==> flow/design.v <==
module Verilog2 (
  input wire clk,
  input wire reset,
  input wire cashValid,
  input wire chequeValid,
  input wire ddValid,
  input wire [31:0] cashNumber,
  input wire [31:0] chequeNumber,
  input wire [31:0] ddNumber,
  input wire [15:0] micrField,
  input wire [31:0] currentMonthBill,
  input wire [31:0] previousMonthBalance,
  output reg [31:0]  nextMonthBalance
);
  parameter IDLE = 2'b00;
  parameter CASH_PAYMENT = 2'b01;
  parameter CHEQUE_PAYMENT = 2'b10;
  parameter DD_PAYMENT = 2'b11;
  reg [1:0] currentState;
  reg [1:0] nextState;
  reg [31:0] excessPayment;
  reg [31:0] cashAmount;
  reg [31:0] chequeAmount;
  reg [31:0] ddAmount;
  localparam [31:0] CASH_NUMBER = 32'd1234;
  localparam [31:0] CHEQUE_NUMBER = 32'd5678;
  localparam [15:0] MICR_FIELD = 16'd9876;
  localparam [31:0] DD_NUMBER = 32'd5432;
  localparam [31:0] CASH_AMOUNT = 32'd100;
  localparam [31:0] CHEQUE_AMOUNT = 32'd200;
  localparam [31:0] DD_AMOUNT = 32'd150;
  always @(posedge clk) begin
    if (reset) begin
      currentState <= IDLE;
      excessPayment <= 32'd0;
    end
    else begin
      currentState <= nextState;
      case (currentState)
        IDLE: begin
          if (cashValid) begin
            nextState <= CASH_PAYMENT;
          end
          else if (chequeValid) begin
            nextState <= CHEQUE_PAYMENT;
          end
          else if (ddValid) begin
            nextState <= DD_PAYMENT;
          end
          else begin
            nextState <= IDLE;
          end
        end
        CASH_PAYMENT: begin
          if (cashNumber == CASH_NUMBER && currentMonthBill >= cashAmount) begin
            excessPayment <= currentMonthBill - cashAmount;
          end
          else begin
            excessPayment <= 32'd0;
          end
          nextState <= IDLE;
        end
        CHEQUE_PAYMENT: begin
          if (chequeNumber == CHEQUE_NUMBER && micrField == MICR_FIELD && currentMonthBill >= chequeAmount) begin
            excessPayment <= currentMonthBill - chequeAmount;
          end
          else begin
            excessPayment <= 32'd0;
          end
          nextState <= IDLE;
        end
        DD_PAYMENT: begin
          if (ddNumber == DD_NUMBER && currentMonthBill >= ddAmount) begin
            excessPayment <= currentMonthBill - ddAmount;
          end
          else begin
            excessPayment <= 32'd0;
          end
          nextState <= IDLE;
        end
      endcase
    end
  end
  always @(posedge clk) begin
    case (currentState)
      IDLE: begin
        if (excessPayment > previousMonthBalance) begin
          nextMonthBalance <= 32'd0;
        end
        else begin
          nextMonthBalance <= previousMonthBalance - excessPayment;
        end
      end
      default: begin
        nextMonthBalance <= previousMonthBalance;
      end
    endcase
  end
endmodule
Tool chain data of Verilog2
Tool output for the design above, in the order of the flow.
Lines are those of the file above, counted from 1.
Operators: Yosys type, input widths -> output width; for muxes data width and select width s.
{"block": "setup", "top_module": "Verilog2", "clk_port": "clk", "lib": "sky130hd", "corner": "tt_025C_1v80"}

After elaboration
Yosys after proc, flatten, opt, wreduce and memory -nomap, before mapping. Memory bits, and registers merged into a memory's read port (data or address), are not among the register bits. Print and check cells are not counted.
{"block": "bits", "in_bits": 181, "regBits": 68}
{"block": "classes", "n_addsub": 4, "cmp": 4, "n_mux": 10, "n_reduce_logical": 7, "equal": 7}
{"block": "op_table", "op": "$mux 32", "n": 5}
{"block": "op_table", "op": "$sub 32x32->32", "n": 4}
{"block": "op_table", "op": "$ge 32x32->1", "n": 3}
{"block": "op_table", "op": "$pmux 32 s3", "n": 1}
{"block": "op_table", "op": "$eq 32x13->1 const B", "n": 2}
{"block": "op_table", "op": "$eq 32x11->1 const B", "n": 1}
{"block": "op_table", "op": "$gt 32x32->1", "n": 1}
{"block": "op_table", "op": "$eq 16x14->1 const B", "n": 1}
{"block": "op_table", "op": "$mux 2", "n": 3}
{"block": "op_table", "op": "$logic_and 1x1->1", "n": 4}
{"block": "op_table", "op": "$eq 2x2->1 const B", "n": 2}
{"block": "op_table", "op": "$pmux 2 s2", "n": 1}
{"block": "op_table", "op": "$reduce_bool 3->1", "n": 1}
{"block": "op_table", "op": "$reduce_or 3->1", "n": 1}
{"block": "op_table", "op": "$eq 2x1->1 const B", "n": 1}
{"block": "op_table", "op": "$logic_not 2->1", "n": 1}

Depth
Longest topological path by Yosys (ltp), each cell counted once; first at word level (registers and memories cut), then after technology mapping (sequential cells cut; the memories' decode and read muxes count).
{"block": "logic_depth", "ltp_word": 5, "ABC_AREA": 0, "mapped_depth": 13, "ltp_nobuf": 11}

Synthesis result
The flow's flattened synthesis, as Yosys stat reports it; memories are mapped. The netlist is that of the ABC_AREA named above (0 if unset); the other value can give another one.
{"block": "synth_totals", "mapped_cells": 572, "synth_area_um2": 4620.7, "seq_area_um2": 1381.3, "flip_flops": 68}
{"block": "by_type", "type": "sky130_fd_sc_hd__dfxtp_1", "n": 66}
{"block": "by_type", "type": "sky130_fd_sc_hd__ha_1", "n": 36}
{"block": "by_type", "type": "sky130_fd_sc_hd__inv_1", "n": 65}
{"block": "by_type", "type": "sky130_fd_sc_hd__a22oi_1", "n": 32}
{"block": "by_type", "type": "sky130_fd_sc_hd__nor2_1", "n": 51}
{"block": "by_type", "type": "sky130_fd_sc_hd__a21oi_1", "n": 34}
{"block": "by_type", "type": "sky130_fd_sc_hd__o21ai_0", "n": 30}
{"block": "by_type", "type": "sky130_fd_sc_hd__xnor2_1", "n": 16}
{"block": "by_type", "type": "sky130_fd_sc_hd__a21o_1", "n": 18}
{"block": "by_type", "type": "sky130_fd_sc_hd__nand3_1", "n": 24}
{"block": "by_type", "type": "sky130_fd_sc_hd__nand4_1", "n": 16}
{"block": "by_type", "type": "sky130_fd_sc_hd__o2bb2ai_1", "n": 10}
{"block": "by_type", "type": "sky130_fd_sc_hd__nor4_1", "n": 13}
{"block": "by_type", "type": "sky130_fd_sc_hd__nor4b_1", "n": 8}
{"block": "by_type", "type": "sky130_fd_sc_hd__xor2_1", "n": 8}
{"block": "by_type", "type": "sky130_fd_sc_hd__clkbuf_1", "n": 18}
{"block": "by_type", "type": "sky130_fd_sc_hd__nor2b_1", "n": 10}
{"block": "by_type", "type": "sky130_fd_sc_hd__edfxtp_1", "n": 2}
Not listed: further types 48, cells in them 115.

Worst setup path after synthesis
OpenSTA on the mapped netlist: ideal clock, no wires. The path of least setup slack (recovery checks aside). Input and output delay are each 20% of the period. Register names are those of the netlist, which keeps one name where synthesis merged equal registers.
{"block": "synth_path", "path_kind": "input -> register", "startpoint": "in previousMonthBalance[0]", "endpoint": "reg nextMonthBalance[30]", "arrival_time_ps": 3475, "driving_pins": 11, "path_slack_ps": 2302, "clock_period_ps": 5840, "required_time_ps": 5777, "path_buffers": 0, "delay_ps": 2370, "synth_period_reached_ps": 3538}
"delay_ps" = arrival - input delay + setup time.
"driving_pins": output pins that drive a net of the path, with the launching flip-flop's if there is one; two outputs of one cell count as two.
"synth_period_reached_ps" is the clock period less the worst setup slack; recovery checks do not enter. This is arithmetic on one report: input and output delays are still those of the set period (20% each).
Between the ends stands the longest chain of elaborated cells between them, by number of cells; it is not shown to be the way that was timed. Of several equally long chains one is given.
A line is the first line of the expression or statement that the cell stems from. Yosys adds cells for indexed reads and writes and turns some case tables into memories.
A register here has more assigning lines than the two given.
{"block": "synth_between", "path_cell_list": "sky130_fd_sc_hd__inv_1 sky130_fd_sc_hd__ha_1 sky130_fd_sc_hd__fa_1 sky130_fd_sc_hd__and2b_1 sky130_fd_sc_hd__o211ai_1 sky130_fd_sc_hd__a21o_1 sky130_fd_sc_hd__a2111oi_4 sky130_fd_sc_hd__or3b_4 sky130_fd_sc_hd__a31oi_1 sky130_fd_sc_hd__or4_1 sky130_fd_sc_hd__nand3_1", "elab_chain_cells": 3, "cone_cells": 4, "cone_lines": 3}
{"block": "synth_rtl", "element": "start, declared", "line": 12, "source": "input wire [31:0] previousMonthBalance,"}
{"block": "synth_rtl", "element": "$sub 32x32->32", "line": 91, "source": "nextMonthBalance <= previousMonthBalance - excessPayment;"}
{"block": "synth_rtl", "element": "$mux 32", "line": 87, "source": "if (excessPayment > previousMonthBalance) begin"}
{"block": "synth_rtl", "element": "$mux 32", "line": 85, "source": "case (currentState)"}
{"block": "synth_rtl", "element": "end, assigned", "line": 91}
{"block": "synth_rtl", "element": "end, assigned", "line": 95, "source": "nextMonthBalance <= previousMonthBalance;"}
{"block": "synth_rtl", "element": "end, declared", "line": 13, "source": "output reg [31:0]  nextMonthBalance"}

Path in the finished layout
Path of least setup slack in the final report of run 1 (OpenROAD, finished layout, wires in). Where an end is a register, its clock arrival counts in the times.
The report prints the path's times to 10 ps; the period is as set.
{"block": "layout_path", "path_kind": "input -> register", "startpoint": "in previousMonthBalance[0]", "endpoint": "reg nextMonthBalance[3]", "path_buffers": 2, "clock_period_ps": 5800, "arrival_time_ps": 4500, "driving_pins": 13, "required_time_ps": 6010, "path_slack_ps": 1520}
Between the ends stands the longest chain of elaborated cells between them, by number of cells; it is not shown to be the way that was timed. Of several equally long chains one is given.
A register here has more assigning lines than the two given.
{"block": "layout_between", "path_cell_list": "sky130_fd_sc_hd__clkdlybuf4s50_1 sky130_fd_sc_hd__inv_1 sky130_fd_sc_hd__ha_1 sky130_fd_sc_hd__fa_1 sky130_fd_sc_hd__and2b_1 sky130_fd_sc_hd__o211ai_1 sky130_fd_sc_hd__a21o_1 sky130_fd_sc_hd__a211oi_2 sky130_fd_sc_hd__o21ai_1 sky130_fd_sc_hd__or3b_1 sky130_fd_sc_hd__buf_4 sky130_fd_sc_hd__nand3_1 sky130_fd_sc_hd__o21ai_0", "elab_chain_cells": 3, "cone_cells": 4, "cone_lines": 3}
{"block": "layout_rtl", "element": "start, declared", "line": 12, "source": "input wire [31:0] previousMonthBalance,"}
{"block": "layout_rtl", "element": "$sub 32x32->32", "line": 91, "source": "nextMonthBalance <= previousMonthBalance - excessPayment;"}
{"block": "layout_rtl", "element": "$mux 32", "line": 87, "source": "if (excessPayment > previousMonthBalance) begin"}
{"block": "layout_rtl", "element": "$mux 32", "line": 85, "source": "case (currentState)"}
{"block": "layout_rtl", "element": "end, assigned", "line": 91}
{"block": "layout_rtl", "element": "end, assigned", "line": 95, "source": "nextMonthBalance <= previousMonthBalance;"}
{"block": "layout_rtl", "element": "end, declared", "line": 13, "source": "output reg [31:0]  nextMonthBalance"}

Measured data: module Verilog2, platform sky130hd, 2 stored runs of the flow under differing settings, order arbitrary. Input and output delays are each 20% of the period that was set; the output load is 0.01 pF.
"period_reached_ps" is the run's clock period less its worst setup slack. It is reckoned from that one timing run; input and output delays stay at 20% of the period that was set.
"timing.worst_path_ps": the worst setup path's part of the clock period (all of it between registers, 20% less for each end at a port) less its slack. A launch clock that arrives late makes it longer, a capture clock that arrives late makes it shorter.
"total_power_uw": no workload was simulated; the value follows from the tool's default switching activity.
"timing.worst_path_ps" is known to 10 ps.

Run 1
==> flow/run.sh <==
#!/bin/bash
# the make line also repeats the synthesis and layout settings of config.mk as NAME=value (left out here)
make -C /OpenROAD-flow-scripts/flow DESIGN_CONFIG=/design/flow/config.mk WORK_HOME=/design/flow/orfs CLKGATE_MAP_FILE= finish
==> flow/config.mk <==
export PLATFORM = sky130hd
export DESIGN_NAME = Verilog2
export DESIGN_NICKNAME = Verilog2
export VERILOG_FILES = /design/flow/design.v
export SDC_FILE = /design/flow/constraint.sdc
export NUM_CORES = 4
export LEC_CHECK = 0
export CAP_MARGIN = 20
export CELL_PAD_IN_SITES_DETAIL_PLACEMENT = 2
export CELL_PAD_IN_SITES_GLOBAL_PLACEMENT = 1
export CORE_MARGIN = 2
export CORE_UTILIZATION = 31
export CTS_CLUSTER_DIAMETER = 254
export CTS_CLUSTER_SIZE = 76
export HOLD_SLACK_MARGIN = -0.08
export MAX_ROUTING_LAYER = met5
export PLACE_DENSITY_LB_ADDON = 0.21
export SETUP_SLACK_MARGIN = 0.31
export SLEW_MARGIN = 20
export TNS_END_PERCENT = 70
==> flow/constraint.sdc <==
create_clock -name core_clock -period 5.8 [get_ports {clk}]
set_input_delay 1.1600 -clock core_clock [delete_from_list [all_inputs] [get_ports {clk}]]
set_output_delay 1.1600 -clock core_clock [all_outputs]
set_load 0.01 [all_outputs]

==> results of run 1, as JSON <==
{
  "yosys.chip_area_um2": 4620.7,
  "dieArea_um2": 15897.4,
  "final_cell_area_um2": 7230.7,
  "post_route_util_frac": 0.498,
  "worstSetupSlack_ps": 1518,
  "timing.setup.tns_ps": 0,
  "hold_worst_slack_ps": 490,
  "total_power_uw": 1587,
  "period_reached_ps": 4282,
  "timing.worst_path_ps": 3120,
  "critical_path_kind": "input -> register"
}

Run 2
==> flow/run.sh <==
#!/bin/bash
# the make line also repeats the synthesis and layout settings of config.mk as NAME=value (left out here)
make -C /OpenROAD-flow-scripts/flow DESIGN_CONFIG=/design/flow/config.mk WORK_HOME=/design/flow/orfs CLKGATE_MAP_FILE= finish
==> flow/config.mk <==
export PLATFORM = sky130hd
export DESIGN_NAME = Verilog2
export DESIGN_NICKNAME = Verilog2
export VERILOG_FILES = /design/flow/design.v
export SDC_FILE = /design/flow/constraint.sdc
export NUM_CORES = 4
export LEC_CHECK = 0
export CAP_MARGIN = 20
export CORE_ASPECT_RATIO = 0.78
export CORE_MARGIN = 2
export CORE_UTILIZATION = 28
export CTS_CLUSTER_SIZE = 32
export GPL_TIMING_DRIVEN = 1
export PLACE_DENSITY_LB_ADDON = 0.2
export SETUP_SLACK_MARGIN = -0.13
export SLEW_MARGIN = 20
==> flow/constraint.sdc <==
create_clock -name core_clock -period 4.63 [get_ports {clk}]
set_input_delay 0.9260 -clock core_clock [delete_from_list [all_inputs] [get_ports {clk}]]
set_output_delay 0.9260 -clock core_clock [all_outputs]
set_load 0.01 [all_outputs]

==> results of run 2, as JSON <==
{
  "yosys.chip_area_um2": 4620.7,
  "dieArea_um2": 17554.2,
  "final_cell_area_um2": 7229.4,
  "post_route_util_frac": 0.447,
  "worstSetupSlack_ps": 928,
  "timing.setup.tns_ps": 0,
  "hold_worst_slack_ps": 462,
  "total_power_uw": 1850,
  "period_reached_ps": 3702,
  "timing.worst_path_ps": 2780,
  "critical_path_kind": "input -> register"
}
